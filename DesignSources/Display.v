==> flow/design.v <==
module DisplayInterface(
    input clock,             
    input reset,             
    input [15:0] value,      
    output [7:0] digit,      
    output [7:0] segment     
    );
    reg enable;                              
    reg [3:0] CurrentDigit, NextDigit;
    localparam [3:0]    DISP1 = 4'b1110,     
                        DISP2 = 4'b1101,     
                        DISP3 = 4'b1011,     
                        DISP4 = 4'b0111,     
                        OFF = 4'b1111;
    always@(posedge clock, posedge reset)           
        if(reset) CurrentDigit <= DISP1;            
        else if (enable) CurrentDigit <= NextDigit;  
        else CurrentDigit <= CurrentDigit;
    reg [10:0] count, nextCount;
    localparam [10:0] MAX_COUNT = 11'b11111111111;   
    always @ (count)
        begin
            nextCount = count + 1'b1;
            if (nextCount == MAX_COUNT) enable = 1'b1;
            else enable = 1'b0;
        end
    always @ (posedge clock) 
        count <= nextCount;
    always@(CurrentDigit)
        case(CurrentDigit[3:0])
            DISP1: NextDigit = DISP2;
            DISP2: NextDigit = DISP3;
            DISP3: NextDigit = DISP4;
            DISP4: NextDigit = DISP1;
            default NextDigit = DISP1;
        endcase
    assign digit = {OFF, CurrentDigit};  
    reg [3:0] number;                    
    wire [6:0] sevenSeg;                 
    assign segment = {sevenSeg, 1'b1};   
    hex2seg h2s(.number(number), .pattern(sevenSeg));
    reg [3:0] digit1, digit2, digit3, digit4;
    always@(CurrentDigit, value)
    begin
        {digit4, digit3, digit2, digit1} = value;
        case(CurrentDigit[3:0])
            DISP1: number = digit1;
            DISP2: number = digit2;
            DISP3: number = digit3;
            DISP4: number = digit4;
            default: number = 1'h0;
        endcase
    end
endmodule
module hex2seg (
   input [3:0] number,            
   output reg [6:0] pattern );    
   always @ (number)
      case(number)
         4'h0:  pattern = 7'b0000001;   
         4'h1:  pattern = 7'b1001111;   
         4'h2:  pattern = 7'b0010010;
         4'h3:  pattern = 7'b0000110;
         4'h4:  pattern = 7'b1001100;
         4'h5:  pattern = 7'b0100100;
         4'h6:  pattern = 7'b0100000;
         4'h7:  pattern = 7'b0001111;
         4'h8:  pattern = 7'b0000000;
         4'h9:  pattern = 7'b0000100;
         4'hA:  pattern = 7'b0001000;
         4'hB:  pattern = 7'b1100000;
         4'hC:  pattern = 7'b0110001;
         4'hD:  pattern = 7'b1000010;
         4'hE:  pattern = 7'b0110000;
         4'hF:  pattern = 7'b0111000;   
      endcase   
endmodule 
# Reports on DisplayInterface

The steps from the RTL of DisplayInterface to its reports follow in flow order.
Line numbers count from 1 in the design file above.
Library cell names are shortened.
A cell with -- has no value.

Design top: DisplayInterface
Clock port: clock
Standard-cell library: sky130hd
Library corner: tt_025C_1v80

# Word-level counts

Counts by Yosys on the flattened word-level netlist (proc, flatten, opt, wreduce; memories kept). Register bits leave out memories and registers merged into their read ports (data or address); mux counts leave out enables and synchronous resets folded into registers. Print and check cells are left out. Cells with the same type and inputs are merged into one.
Memory sizes are those after Yosys's memory passes, which may raise the word count (mostly to a power of two), join words into wider ones and drop unused or constant bits.

Bits in registers: 15
ROM bits: 112
Memory cells: 1
Bits of input ports: 18
Output and inout port bits: 16
Cells after elaboration: 12

Memory list:

| memory          | depth | bits a word | rd ports | wr ports | RTL line | RTL |
| (no name shown) | 16    | 7           | 1        | 0        | 59       | `case(number)` |

Add/sub/neg operators: 1
Equality and inequality tests: 5
Muxes and demuxes: 3

Operator list:

| cell                                                 | number |
| parallel mux 4 bit (select 4 bit)                    | 1 |
| equality test 4 bit (second input constant)          | 3 |
| parallel mux 4 bit (select 3 bit)                    | 1 |
| adder 11 x 1 -> 11 bit (second input constant)       | 1 |
| equality test 11 bit (second input constant)         | 1 |
| equality test 4 x 3 -> 1 bit (second input constant) | 1 |
| 2-to-1 mux 1 bit                                     | 1 |

# Depth

Yosys ltp: most cells in a row. Word level: on the elaborated netlist, between registers, memories and ports. Mapped: between sequential cells and ports; inverters and the memories' decode and read muxes count.

Word-level depth: 3
ABC_AREA: 0
Mapped depth: 9
Mapped depth without buffers: 8

# Mapped cells and area

Yosys stat after the flow's synthesis: flattened, memories mapped to cells. It holds for the ABC_AREA given above (unset counts as 0); a run with the other value may have another netlist.
The area totals of this step are shown rounded.

Cells by type:

| cell type | number | area in all (µm²) |
| dfxtp_1   | 11     | 220.211 |
| ha_1      | 8      | 100.096 |
| mux2i_1   | 8      | 80.077 |
| dfstp_2   | 3      | 78.826 |
| nand2_1   | 12     | 45.043 |
| xnor2_1   | 5      | 43.792 |
| buf_4     | 5      | 37.536 |
| xor2_1    | 4      | 35.034 |
| mux2_1    | 3      | 33.782 |
| inv_1     | 8      | 30.029 |
| a2111oi_4 | 1      | 27.526 |
| nand4b_1  | 3      | 26.275 |
| dfrtp_1   | 1      | 25.024 |
| nand3_1   | 5      | 25.024 |
| nor2b_1   | 4      | 25.024 |
| a22oi_1   | 3      | 22.522 |
| buf_6     | 2      | 22.522 |
| o211ai_1  | 3      | 22.522 |

Other cell types: 34; their cells: 52.

Mapped cells: 141
Mapped area: 0.0013 mm²
Area of sequential cells: 0.00032 mm²
Flip-flop cells: 15
Buffer cells: 12

The figures by module come from a second, unflattened synthesis with its own total; it is not the netlist above.

Cells (unflattened synthesis): 142
Area total of the unflattened synthesis: 0.0012 mm²

Each row is one instance without its submodules.

By module:

| module           | instances | cells | area (mm²) | seq. area (mm²) |
| DisplayInterface | 1         | 109   | 0.00095    | 0.00032 |
| hex2seg          | 1         | 33    | 0.00027    | 0 |

# Worst setup path after synthesis

Source: OpenSTA report_checks on the synthesized netlist (no wires, ideal clock, input and output delay 20% of the period each), path of least setup slack; recovery checks are left aside. Register names are those of the netlist, which keeps one name where synthesis merged equal registers.

Kind: register to output
Start point: reg CurrentDigit[0]
End point: out segment[7]
Clock period: 3.56 ns
Output delay: 0.712 ns
Launch time at the first pin: 0.000 ns
Data arrival time: 2.354 ns
Data required time: 2.848 ns
Setup slack: 0.494 ns
Delay of the path: 2.354 ns
Driving pins on the path: 9
Path buffers: 1
Synthesis period reached: 3.066 ns

"delay of the path" = arrival - input delay + setup time.
A path that ends at an output port has no setup time.
"driving pins on the path" counts driving pins, that of a launching flip-flop among them; a cell with two outputs on the path counts twice.
"synthesis period reached" is the clock period less the worst setup slack; recovery checks do not enter. This is arithmetic on one report: input and output delays are still those of the set period (20% each).
The rows between start and end are the longest chain of elaborated cells between them; the timing report does not say that the signal goes this way. Where chains are equally long, one stands for them.
Each line given opens the expression or statement behind the cell; cells for indexed reads and writes are added by Yosys, which also makes memories of some case tables.
The chain passes a memory read, where the word-level depth is cut; so it can be longer than that depth.
A register here has more assigning lines than the two given.

Cells stage by stage: dfrtp_1 > clkbuf_1 > nor2b_1 > a22o_1 > a2bb2oi_1 > inv_1 > ha_1 > or3b_2 > o221a_2
Cells in the longest elaborated chain: 3
Elaborated cells on any way between the ends: 6
Classes of those cells: eq/ne (4); mux (1); memory (1)

RTL lines, path post-synthesis:

| element                           | RTL line | RTL |
| start: declaration                | 9        | `reg [3:0] CurrentDigit, NextDigit;` |
| start: assignment                 | 17       | `else if (enable) CurrentDigit <= NextDigit;` |
| start: assignment                 | 18       | `else CurrentDigit <= CurrentDigit;` |
| equality test 4 x 3 -> 1 bit      | 46       | `case(CurrentDigit[3:0])` |
| parallel mux 4 bit (select 4 bit) | 46       |  |
| memory read (16 x 7 bit)          | 59       | `case(number)` |
| end: declaration                  | 6        | `output [7:0] segment` |

# Timing after layout

Path of least setup slack in the final report of record 1 (OpenROAD, finished layout, wires in). Where an end is a register, its clock arrival counts in the times.

Kind: input to output
Start point: in value[0]
End point: out segment[7]
Clock period: 3.64 ns
Input delay: 0.73 ns
Output delay: 0.73 ns
Launch time at the first pin: 0.73 ns
Data arrival time: 2.46 ns
Data required time: 2.91 ns
Setup slack: 0.45 ns
Driving pins on the path: 8
Path buffers: 2

The rows between start and end are the longest chain of elaborated cells between them; the timing report does not say that the signal goes this way. Where chains are equally long, one stands for them.
The chain passes a memory read, where the word-level depth is cut; so it can be longer than that depth.

Cells stage by stage: clkdlybuf4s50_1 > a22o_1 > a2bb2oi_2 > inv_2 > ha_2 > or3b_2 > o221a_2 > clkbuf_2
Cells in the longest elaborated chain: 2
Elaborated cells on any way between the ends: 2
RTL lines with such cells: 2
Classes of those cells: mux (1); memory (1)

RTL lines, path post-layout:

| element                           | RTL line | RTL |
| start: declaration                | 4        | `input [15:0] value,` |
| parallel mux 4 bit (select 4 bit) | 46       | `case(CurrentDigit[3:0])` |
| memory read (16 x 7 bit)          | 59       | `case(number)` |
| end: declaration                  | 6        | `output [7:0] segment` |

Subject: flow runs of DisplayInterface

Hi,

Flow measurements of DisplayInterface on sky130hd: 2 stored runs with different settings, listed in no order. Input and output delays are each 20% of the period that was set; the output load is 0.01 pF.
"clock period reached" is the run's clock period less its worst setup slack. It is reckoned from that one timing run; input and output delays stay at 20% of the period that was set.
"critical setup path time" means the part of the period allowed to the worst setup path (the constraints hold back 20% at inputs and 20% at outputs) less its slack; where the path has registers, the arrival times of their clocks count too.
"total power of the final layout" is the tool's figure for a default switching activity; nothing was simulated.
Values from the reports are rounded here.
A setting shown as n/a is not set for that run.

| setting or result                      | record 1        | record 2        |
| period_ns                              | 3.64            | 6.31            |
| SETUP_SLACK_MARGIN                     | 0.43            | 1.82            |
| CAP_MARGIN                             | 20              | 20              |
| CORE_MARGIN                            | 2               | 4               |
| CORE_UTILIZATION                       | 40              | 23              |
| SLEW_MARGIN                            | 20              | 20              |
| TNS_END_PERCENT                        | n/a             | 80              |
| ABC_AREA                               | n/a             | 1               |
| GPL_TIMING_DRIVEN                      | n/a             | 0               |
| GPL_ROUTABILITY_DRIVEN                 | n/a             | 1               |
| CTS_CLUSTER_SIZE                       | n/a             | 44              |
| synthesized cell area (mm²)            | 0.0013          | 0.0014          |
| standard-cell area after routing (mm²) | 0.0016          | 0.0018          |
| total negative setup slack (ns)        | 0.000           | 0.000           |
| clock period reached (ns)              | 3.189           | 4.360           |
| total power of the final layout (mW)   | 0.29            | 0.19            |
| setup slack of the worst path (ns)     | 0.45            | 2.0             |
| utilization after routing (%)          | 54              | 33              |
| worst hold slack (ns)                  | 0.51            | 0.49            |
| area of the die (mm²)                  | 0.0036          | 0.0072          |
| critical setup path time (ns)          | 1.73            | 1.84            |
| class of the worst setup path          | input to output | input to output |

Regards
